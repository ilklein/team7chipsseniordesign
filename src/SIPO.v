==> flow/design.v <==
module SIPO (
    input wire clk,
    input wire rst,
    input wire in,
    input reg [7:0] count,
    input wire valid_data,
    output reg sipo_done,
    output reg [143:0] out
);
reg busy = 0;
always @(posedge clk or posedge rst) begin
    if (rst) begin
        out <= 144'b0;
        sipo_done <= 0;
        busy <= 0;
    end
    else begin
        if (!busy) begin
            out <= {in, out[143:1]};
            if(count == 143) begin
                sipo_done <= 1;
                busy <= 1;          
            end 
        end
        else begin
            sipo_done <= 0;
            if(valid_data) begin  
                busy <= 0;
            end
        end
    end
end
endmodule
# From RTL to reports: SIPO
# The steps from the RTL of SIPO to its reports follow in flow order.
# Line numbers count from 1 in the design file above.
# Library cell names are shortened.
setup:
  top_module: "SIPO"
  clock_port: "clk"
  cell_library: "sky130hd"
  corner: "tt_025C_1v80"

# After elaboration
# Yosys after proc, flatten, opt, wreduce and memory -nomap, before mapping. Memory bits, and registers merged into a memory's read port (data or address), are not among the register bits. Print and check cells are not counted. Equal cells are merged and count once.
bits:
  ff_bits: 146
  inputBits: 12
  output_inout_bits: 145
  word_cells: 10
classes:
  equal: 1
  n_mux: 5
  reduce_and_logical: 1
op_table:
  columns: ["cell", "n"]
  rows:
  - ["8-bit equality test with constant B", 1]
  - ["1-bit 2-to-1 mux", 5]
  - ["2-bit nonzero test", 1]

# Logic depth
# Depth = most cells in a row (Yosys ltp): at word level without a register or memory, in the mapped netlist without a sequential cell, where the memories' decode and read muxes count.
depth:
  word_depth: 3
  abc_area: 0
  ltp_mapped: 3
  mapped_depth_nobuf: 3

# After synthesis
# The flow's flattened synthesis, as Yosys stat reports it; memories are mapped. The netlist is that of the ABC_AREA named above (0 if unset); the other value can give another one.
# Totals and module areas in this step are rounded.
synth_totals:
  mapped_cells: 313
  yosys_area_um2: 5410
  sequential_area_um2: 3650
  ffs: 146
types:
  columns: ["type", "n"]
  rows:
  - ["dfrtp_1", 146]
  - ["mux2_2", 144]
  - ["buf_2", 16]
  - ["or4_4", 1]
  - ["mux2i_1", 1]
  - ["a21oi_2", 1]
  - ["nand4b_1", 1]
  - ["inv_1", 2]
  - ["nand2_1", 1]

# Timing after synthesis
# OpenSTA on the mapped netlist: ideal clock, no wires. The path of least setup slack (recovery checks aside). Input and output delay are each 20% of the period. Register names are those of the netlist, which keeps one name where synthesis merged equal registers.
synth_path:
  kind: "flip-flop to flip-flop"
  startpoint: "register busy"
  endpoint: "register out[100]"
  clock_period_ps: 1460
  setup_time_ps: 125
  t_first_pin_ps: 0
  arrival_ps: 1057
  setup_slack_ps: 278
  delay_ps: 1182
  path_stages: 4
  path_buffers: 2
  period_less_setup_slack_ps: 1182
# "delay_ps" = arrival - input delay + setup time.
# "path_stages": output pins that drive a net of the path, with the launching flip-flop's if there is one; two outputs of one cell count as two.
# "period_less_setup_slack_ps" is the clock period less the worst setup slack; recovery checks do not enter. This is arithmetic on one report: input and output delays are still those of the set period (20% each).
# A register here has more assigning lines than the two given.
synth_between:
  path_cell_list: "dfrtp_1 > buf_2 > buf_2 > mux2_2"
  elab_chain_cells: 0
  cone_cells: 0
  cone_lines: 0
synth_lines:
  columns: ["element", "line_no", "text"]
  rows:
  - ["from (decl)", 10, "reg busy = 0;"]
  - ["from (assign)", 15, "busy <= 0;"]
  - ["from (assign)", 22, "busy <= 1;"]
  - ["to (assign)", 13, "out <= 144'b0;"]
  - ["to (assign)", 19, "out <= {in, out[143:1]};"]
  - ["to (decl)", 8, "output reg [143:0] out"]

# Worst path after layout
# From the final timing report of stored run 1: the path of least setup slack in the routed layout; clock arrival at registers is part of the times.
# The path's times are printed in steps of 10 ps; the period is the one set.
layout_path:
  kind: "flip-flop to flip-flop"
  startpoint: "register busy"
  endpoint: "register out[17]"
  clock_period_ps: 1270
  setup_time_ps: 110
  t_first_pin_ps: 410
  arrival_ps: 1580
  setup_slack_ps: -20
  path_stages: 4
  path_buffers: 2
# A register here has more assigning lines than the two given.
layout_between:
  path_cell_list: "dfrtp_4 > clkbuf_16 > buf_12 > mux2_4"
  elab_chain_cells: 0
  cone_cells: 0
  cone_lines: 0
layout_lines:
  columns: ["element", "line_no", "text"]
  rows:
  - ["from (decl)", 10, "reg busy = 0;"]
  - ["from (assign)", 15, "busy <= 0;"]
  - ["from (assign)", 22, "busy <= 1;"]
  - ["to (assign)", 13, "out <= 144'b0;"]
  - ["to (assign)", 19, "out <= {in, out[143:1]};"]
  - ["to (decl)", 8, "output reg [143:0] out"]

# Top module SIPO; platform sky130hd; tools Yosys and OpenROAD; 2 stored runs in no particular order. Input and output delays are each 20% of the period that was set; the output load is 0.01 pF.
# "achievedPeriod_ps" is the run's clock period less its worst setup slack. It is reckoned from that one timing run; input and output delays stay at 20% of the period that was set.
# "worst_path_ps" is the time allowed to the run's worst setup path (the clock period less input and output delay, where it has them) less its slack. Clock arrival times count: a late capture clock shortens it, a late launch clock lengthens it.
# "fin_power_mw" rests on the timing tool's default activity at the inputs, not on a simulated workload.
# "worst_path_ps" is given in steps of 10 ps.
# The results are shown rounded.
runs:
  - name: "stored run 1"
    settings:
      period_ns: 1.27
      CORE_UTILIZATION: 39
      SETUP_SLACK_MARGIN: 0.3
      PLACE_DENSITY: 0.55
      TNS_END_PERCENT: 80
      GPL_ROUTABILITY_DRIVEN: 0
      CAP_MARGIN: 35
      CORE_MARGIN: 2
      SLEW_MARGIN: 20
    results:
      fin_power_mw: 12.1
      fin_util_frac: 0.676
      final_setup_ws_ps: -24
      final_die_area_um2: 14800
      worst_path_ps: 1290
      worst_path_kind: "flip-flop to flip-flop"
      stdcell_area_um2: 9280
      achievedPeriod_ps: 1294
      ys_area_um2: 5410
      tns_setup_ps: -528
  - name: "stored run 2"
    settings:
      period_ns: 0.855
      CAP_MARGIN: 20
      CORE_MARGIN: 2
      CORE_UTILIZATION: 40
      SLEW_MARGIN: 20
    results:
      tns_setup_ps: -96100
      fin_power_mw: 17.6
      ys_area_um2: 5410
      worst_path_ps: 1300
      worst_path_kind: "flip-flop to flip-flop"
      fin_util_frac: 0.754
      final_die_area_um2: 14500
      stdcell_area_um2: 9990
      final_setup_ws_ps: -444
      achievedPeriod_ps: 1299
