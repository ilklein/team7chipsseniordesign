==> flow/design.v <==
module fixed_point_mult(
     input wire signed [15:0] a,
     input wire signed [15:0] b,
     output wire signed [31:0] result
 );
     assign result = (a * b) >>> 6;
endmodule
module interpolation_weights(
    input wire clk,
    input wire rst,
    input wire valid_data,
    input wire signed [15:0] area_012_reciprocal,
    input wire signed [15:0] area_p12,
    input wire signed [15:0] area_0p2,
    input wire signed [15:0] area_01p,
    output reg [31:0] w0,
    output reg [31:0] w1,
    output reg [31:0] w2,
    output reg interp_done
);
reg [1:0] count;
reg busy;
reg signed [15:0] A, B;
wire signed [31:0] mult_result;
fixed_point_mult mult (
    .a(A),
    .b(B),
    .result(mult_result)
);
always @(posedge clk) begin
    if(valid_data) begin 
        interp_done <= 0;
    end
    if (rst) begin
        w0 <= 32'sd0;
        w1 <= 32'sd0;
        w2 <= 32'sd0;
        A <= 16'sd0;
        B <= 16'sd0;
        count <= 2'd0;
        busy <= 0;
    end else begin
        if (valid_data && !busy) begin
            count <= 2'd0;
            busy <= 1;
            A <= area_p12[15:0];
            B <= area_012_reciprocal[15:0];
        end
        else if (busy) begin
            if (count == 0) begin
                w0 <= mult_result;
                A <= area_0p2[15:0];
                B <= area_012_reciprocal[15:0];
            end else if (count == 1) begin
                w1 <= mult_result;
                A <= area_01p[15:0];
                B <= area_012_reciprocal[15:0];
            end else if (count == 2) begin
                w2 <= mult_result;
                count <= 2'd0;
                interp_done <= 1;
                busy <= 0;
            end 
            count <= count + 1;
        end  
    end
end
endmodule
# Step by step through the tools: interpolation_weights
# The steps from the RTL of interpolation_weights to its reports follow in flow order.
# Lines are those of the file above, counted from 1.
design:
  top: "interpolation_weights"
  clock_port: "clk"
  cell_library: "sky130hd"
  corner: "tt_025C_1v80"

# Word level
# Counts by Yosys on the flattened word-level netlist (proc, flatten, opt, wreduce; memories kept). Register bits leave out memories and registers merged into their read ports (data or address). Print and check cells are left out. Cells with the same type and inputs are merged into one.
word_totals:
  out_inout_bits: 97
  regBits: 114
  in_bits: 67
  word_cells: 45
classes:
  n_reduce_logical: 10
  multipliers: 1
  equal: 2
  bitwise: 3
  mux: 20
  add_sub_neg: 1
op_table:
  columns: ["op", "n"]
  rows:
  - ["multiplier 16 x 16 -> 32 bit", 1]
  - ["2-to-1 mux 16 bit", 8]
  - ["2-to-1 mux 1 bit", 12]
  - ["AND reduction 5 bit", 1]
  - ["AND reduction 4 bit", 1]
  - ["NOT 1 bit", 3]
  - ["AND reduction 3 bit", 1]
  - ["nonzero test 3 bit", 1]
  - ["adder 2 x 1 -> 2 bit with constant B", 1]
  - ["== test 2 x 1 -> 1 bit with constant B", 1]
  - ["== test 2 bit with constant B", 1]
  - ["zero test 2 bit", 1]
  - ["AND reduction 2 bit", 1]
  - ["nonzero test 2 bit", 1]
  - ["OR reduction 2 bit", 1]
  - ["logical AND 1 bit", 1]
  - ["zero test 1 bit", 1]

# Logic depth
# Longest topological path by Yosys (ltp), each cell counted once; first at word level (registers and memories cut), then after technology mapping (sequential cells cut; the memories' decode and read muxes count).
depth:
  ltp_word: 7
  ABC_AREA: 0
  ltp_mapped: 23
  mapped_depth_nobuf: 21

# Mapped cells and area
# Source: synth_stat.txt of the flow (Yosys; design flattened, memories mapped). It holds for the ABC_AREA given above (unset counts as 0); a run with the other value may have another netlist.
by_type:
  columns: ["type", "n", "area_total_um2"]
  rows:
  - ["sky130_fd_sc_hd__fa_1", 261, 5.23E+03]
  - ["sky130_fd_sc_hd__dfxtp_1", 114, 2.28E+03]
  - ["sky130_fd_sc_hd__inv_1", 304, 1.14E+03]
  - ["sky130_fd_sc_hd__ha_1", 83, 1.04E+03]
  - ["sky130_fd_sc_hd__nand2_1", 251, 942.154]
  - ["sky130_fd_sc_hd__and2_1", 124, 775.744]
  - ["sky130_fd_sc_hd__a21oi_1", 85, 425.408]
  - ["sky130_fd_sc_hd__nand3b_1", 40, 300.288]
  - ["sky130_fd_sc_hd__clkbuf_1", 77, 289.027]
  - ["sky130_fd_sc_hd__o21ai_0", 39, 195.187]
  - ["sky130_fd_sc_hd__o211ai_1", 22, 165.158]
  - ["sky130_fd_sc_hd__mux2i_1", 16, 160.154]
  - ["sky130_fd_sc_hd__buf_4", 18, 135.13]
  - ["sky130_fd_sc_hd__nor2_1", 36, 135.13]
  - ["sky130_fd_sc_hd__xnor2_1", 13, 113.859]
  - ["sky130_fd_sc_hd__xor2_1", 12, 105.101]
  - ["sky130_fd_sc_hd__a211oi_1", 13, 97.594]
  - ["sky130_fd_sc_hd__nand2b_1", 14, 87.584]
# Other cell types: 39; their cells: 108.
mapped:
  seq_area_um2: 2282.2
  mapped_cells: 1630
  ff_cells: 114
  n_buf: 99
  synth_area_um2: 14406.3
# By module: a second synthesis without flattening, with its own total; a netlist apart from the flattened one above.
unflattened:
  cells_unflattened: 1640
  hier_area_um2: 14552.7
# Rows give one instance, submodules left out.
by_module:
  columns: ["module", "seq_area_um2", "n_inst", "mod_area_um2", "n_cells"]
  rows:
  - ["fixed_point_mult", 0.0, 1, 9560.4, 1044]
  - ["interpolation_weights", 2642.5, 1, 4992.3, 596]

# Path before layout
# Source: OpenSTA report_checks on the synthesized netlist (no wires, ideal clock, input and output delay 20% of the period each), path of least setup slack; recovery checks are left aside. Register names are those of the netlist, which keeps one name where synthesis merged equal registers.
synth_path:
  path_kind: "register -> register"
  startpoint: "register A[15]"
  endpoint: "register w0[24]"
  t_arrival_ps: 6003
  n_path_buf: 2
  launch_ps: 0
  tclk_ps: 9590
  slack_ps: 3461
  t_required_ps: 9464
  driving_pins: 21
  path_delay_ps: 6129
  setup_ps: 126
  period_less_setup_slack_ps: 6129
# "path_delay_ps" = arrival - input delay + setup time.
# "driving_pins": output pins that drive a net of the path, with the launching flip-flop's if there is one; two outputs of one cell count as two.
# "period_less_setup_slack_ps" is the clock period less the worst setup slack; recovery checks do not enter. This is arithmetic on one report: input and output delays are still those of the set period (20% each).
# Between the ends stands the longest chain of elaborated cells between them, by number of cells; it is not shown to be the way that was timed. Of several equally long chains one is given.
# A line is the first line of the expression or statement that the cell stems from. Yosys adds cells for indexed reads and writes and turns some case tables into memories.
# A register here has more assigning lines than the two given.
synth_via:
  path_cell_list: "sky130_fd_sc_hd__dfxtp_1 -> sky130_fd_sc_hd__clkbuf_1 -> sky130_fd_sc_hd__nand2_1 -> sky130_fd_sc_hd__inv_1 -> sky130_fd_sc_hd__fa_1 -> sky130_fd_sc_hd__fa_1 -> sky130_fd_sc_hd__inv_1 -> sky130_fd_sc_hd__fa_1 -> sky130_fd_sc_hd__inv_1 -> sky130_fd_sc_hd__fa_1 -> sky130_fd_sc_hd__fa_1 -> sky130_fd_sc_hd__fa_1 -> sky130_fd_sc_hd__ha_1 -> sky130_fd_sc_hd__o21ai_1 -> sky130_fd_sc_hd__o21a_1 -> sky130_fd_sc_hd__nor3_2 -> sky130_fd_sc_hd__and3b_1 -> sky130_fd_sc_hd__a21o_1 -> sky130_fd_sc_hd__buf_2 -> sky130_fd_sc_hd__a311oi_2 -> sky130_fd_sc_hd__o21ai_1"
  elab_chain_len: 1
  cone_cells: 1
  lines_between: 1
  classes_between: "mul: 1"
synth_rtl:
  columns: ["item", "line", "rtl"]
  rows:
  - ["start: declaration", 23, "reg signed [15:0] A, B;"]
  - ["start: assignment", 46, "A <= area_p12[15:0];"]
  - ["start: assignment", 52, "A <= area_0p2[15:0];"]
  - ["multiplier 16 x 16 -> 32 bit", 6, "assign result = (a * b) >>> 6;"]
  - ["end: assignment", 35, "w0 <= 32'sd0;"]
  - ["end: assignment", 51, "w0 <= mult_result;"]
  - ["end: declaration", 16, "output reg [31:0] w0,"]

# Worst path after layout
# Path of least setup slack in the final report of run 1 (OpenROAD, finished layout, wires in). Where an end is a register, its clock arrival counts in the times.
# The path's times are printed in steps of 10 ps; the period is the one set.
layout_path:
  path_kind: "register -> register"
  startpoint: "register A[15]"
  endpoint: "register w1[23]"
  n_path_buf: 4
  slack_ps: -520
  t_arrival_ps: 6290
  tclk_ps: 5400
  setup_ps: 90
  launch_ps: 450
  t_required_ps: 5770
  driving_pins: 20
# Between the ends stands the longest chain of elaborated cells between them, by number of cells; it is not shown to be the way that was timed. Of several equally long chains one is given.
# A register here has more assigning lines than the two given.
layout_via:
  path_cell_list: "sky130_fd_sc_hd__dfxtp_4 -> sky130_fd_sc_hd__buf_6 -> sky130_fd_sc_hd__nand2_4 -> sky130_fd_sc_hd__inv_4 -> sky130_fd_sc_hd__fa_2 -> sky130_fd_sc_hd__fa_2 -> sky130_fd_sc_hd__buf_6 -> sky130_fd_sc_hd__buf_4 -> sky130_fd_sc_hd__buf_4 -> sky130_fd_sc_hd__fa_1 -> sky130_fd_sc_hd__fa_1 -> sky130_fd_sc_hd__fa_1 -> sky130_fd_sc_hd__fa_1 -> sky130_fd_sc_hd__ha_4 -> sky130_fd_sc_hd__nor2_2 -> sky130_fd_sc_hd__nor3_4 -> sky130_fd_sc_hd__and3b_2 -> sky130_fd_sc_hd__a21o_4 -> sky130_fd_sc_hd__and3_4 -> sky130_fd_sc_hd__o31ai_1"
  elab_chain_len: 1
  cone_cells: 1
  lines_between: 1
  classes_between: "mul: 1"
layout_rtl:
  columns: ["item", "line", "rtl"]
  rows:
  - ["start: declaration", 23, "reg signed [15:0] A, B;"]
  - ["start: assignment", 46, "A <= area_p12[15:0];"]
  - ["start: assignment", 52, "A <= area_0p2[15:0];"]
  - ["multiplier 16 x 16 -> 32 bit", 6, "assign result = (a * b) >>> 6;"]
  - ["end: assignment", 36, "w1 <= 32'sd0;"]
  - ["end: assignment", 55, "w1 <= mult_result;"]
  - ["end: declaration", 17, "output reg [31:0] w1,"]

# Top module interpolation_weights; platform sky130hd; tools Yosys and OpenROAD; 2 stored runs in no particular order. Input and output delays are each 20% of the period that was set; the output load is 0.01 pF.
# "timing.achieved_period_ps" means the clock period less the worst setup slack. The figure is calculated, with input and output delays left at 20% of the set period.
# By "worst_path_time_ps" is meant the share of the clock period that the worst setup path is allowed (20% is reserved at inputs, 20% at outputs), minus its slack. Clock arrival times at its registers enter into it.
# "total_power_w" is the tool's figure for a default switching activity; nothing was simulated.
# "worst_path_time_ps" is given in steps of 10 ps.
runs:
  - name: "run 1"
    settings:
      period_ns: 5.4
      CORE_UTILIZATION: 30
      PLACE_DENSITY_LB_ADDON: 0.21
      CORE_ASPECT_RATIO: 1.21
      CORE_MARGIN: 6
      CELL_PAD_IN_SITES_GLOBAL_PLACEMENT: 3
      CELL_PAD_IN_SITES_DETAIL_PLACEMENT: 1
      TNS_END_PERCENT: 85
      ABC_AREA: 0
      GPL_TIMING_DRIVEN: 1
      CTS_CLUSTER_SIZE: 58
      CAP_MARGIN: 10
      SLEW_MARGIN: 0
      MIN_ROUTING_LAYER: "met1"
    results:
      hold_ws_ps: 458
      timing.achieved_period_ps: 5920
      worstSetupSlack_ps: -520
      die_area_um2: 53448.0
      total_power_w: 0.005394
      worst_path_time_ps: 5920
      worstPathKind: "register -> register"
      yosys_chip_area_um2: 14406.3
      fin_tns_ps: -17871
      finish.stdcell_area_um2: 20029.2
      final_util_pct: 42.6
  - name: "run 2"
    settings:
      period_ns: 10.9
      CORE_UTILIZATION: 47
      PLACE_DENSITY_LB_ADDON: 0.04
      CELL_PAD_IN_SITES_DETAIL_PLACEMENT: 1
      TNS_END_PERCENT: 15
      GPL_ROUTABILITY_DRIVEN: 0
      SLEW_MARGIN: 40
      CAP_MARGIN: 20
      CORE_MARGIN: 2
    results:
      hold_ws_ps: 458
      timing.achieved_period_ps: 6997
      worstSetupSlack_ps: 3903
      die_area_um2: 32067.9
      total_power_w: 0.002086
      worst_path_time_ps: 7000
      worstPathKind: "register -> register"
      yosys_chip_area_um2: 14406.3
      fin_tns_ps: 0
      finish.stdcell_area_um2: 16756.1
      final_util_pct: 55.2
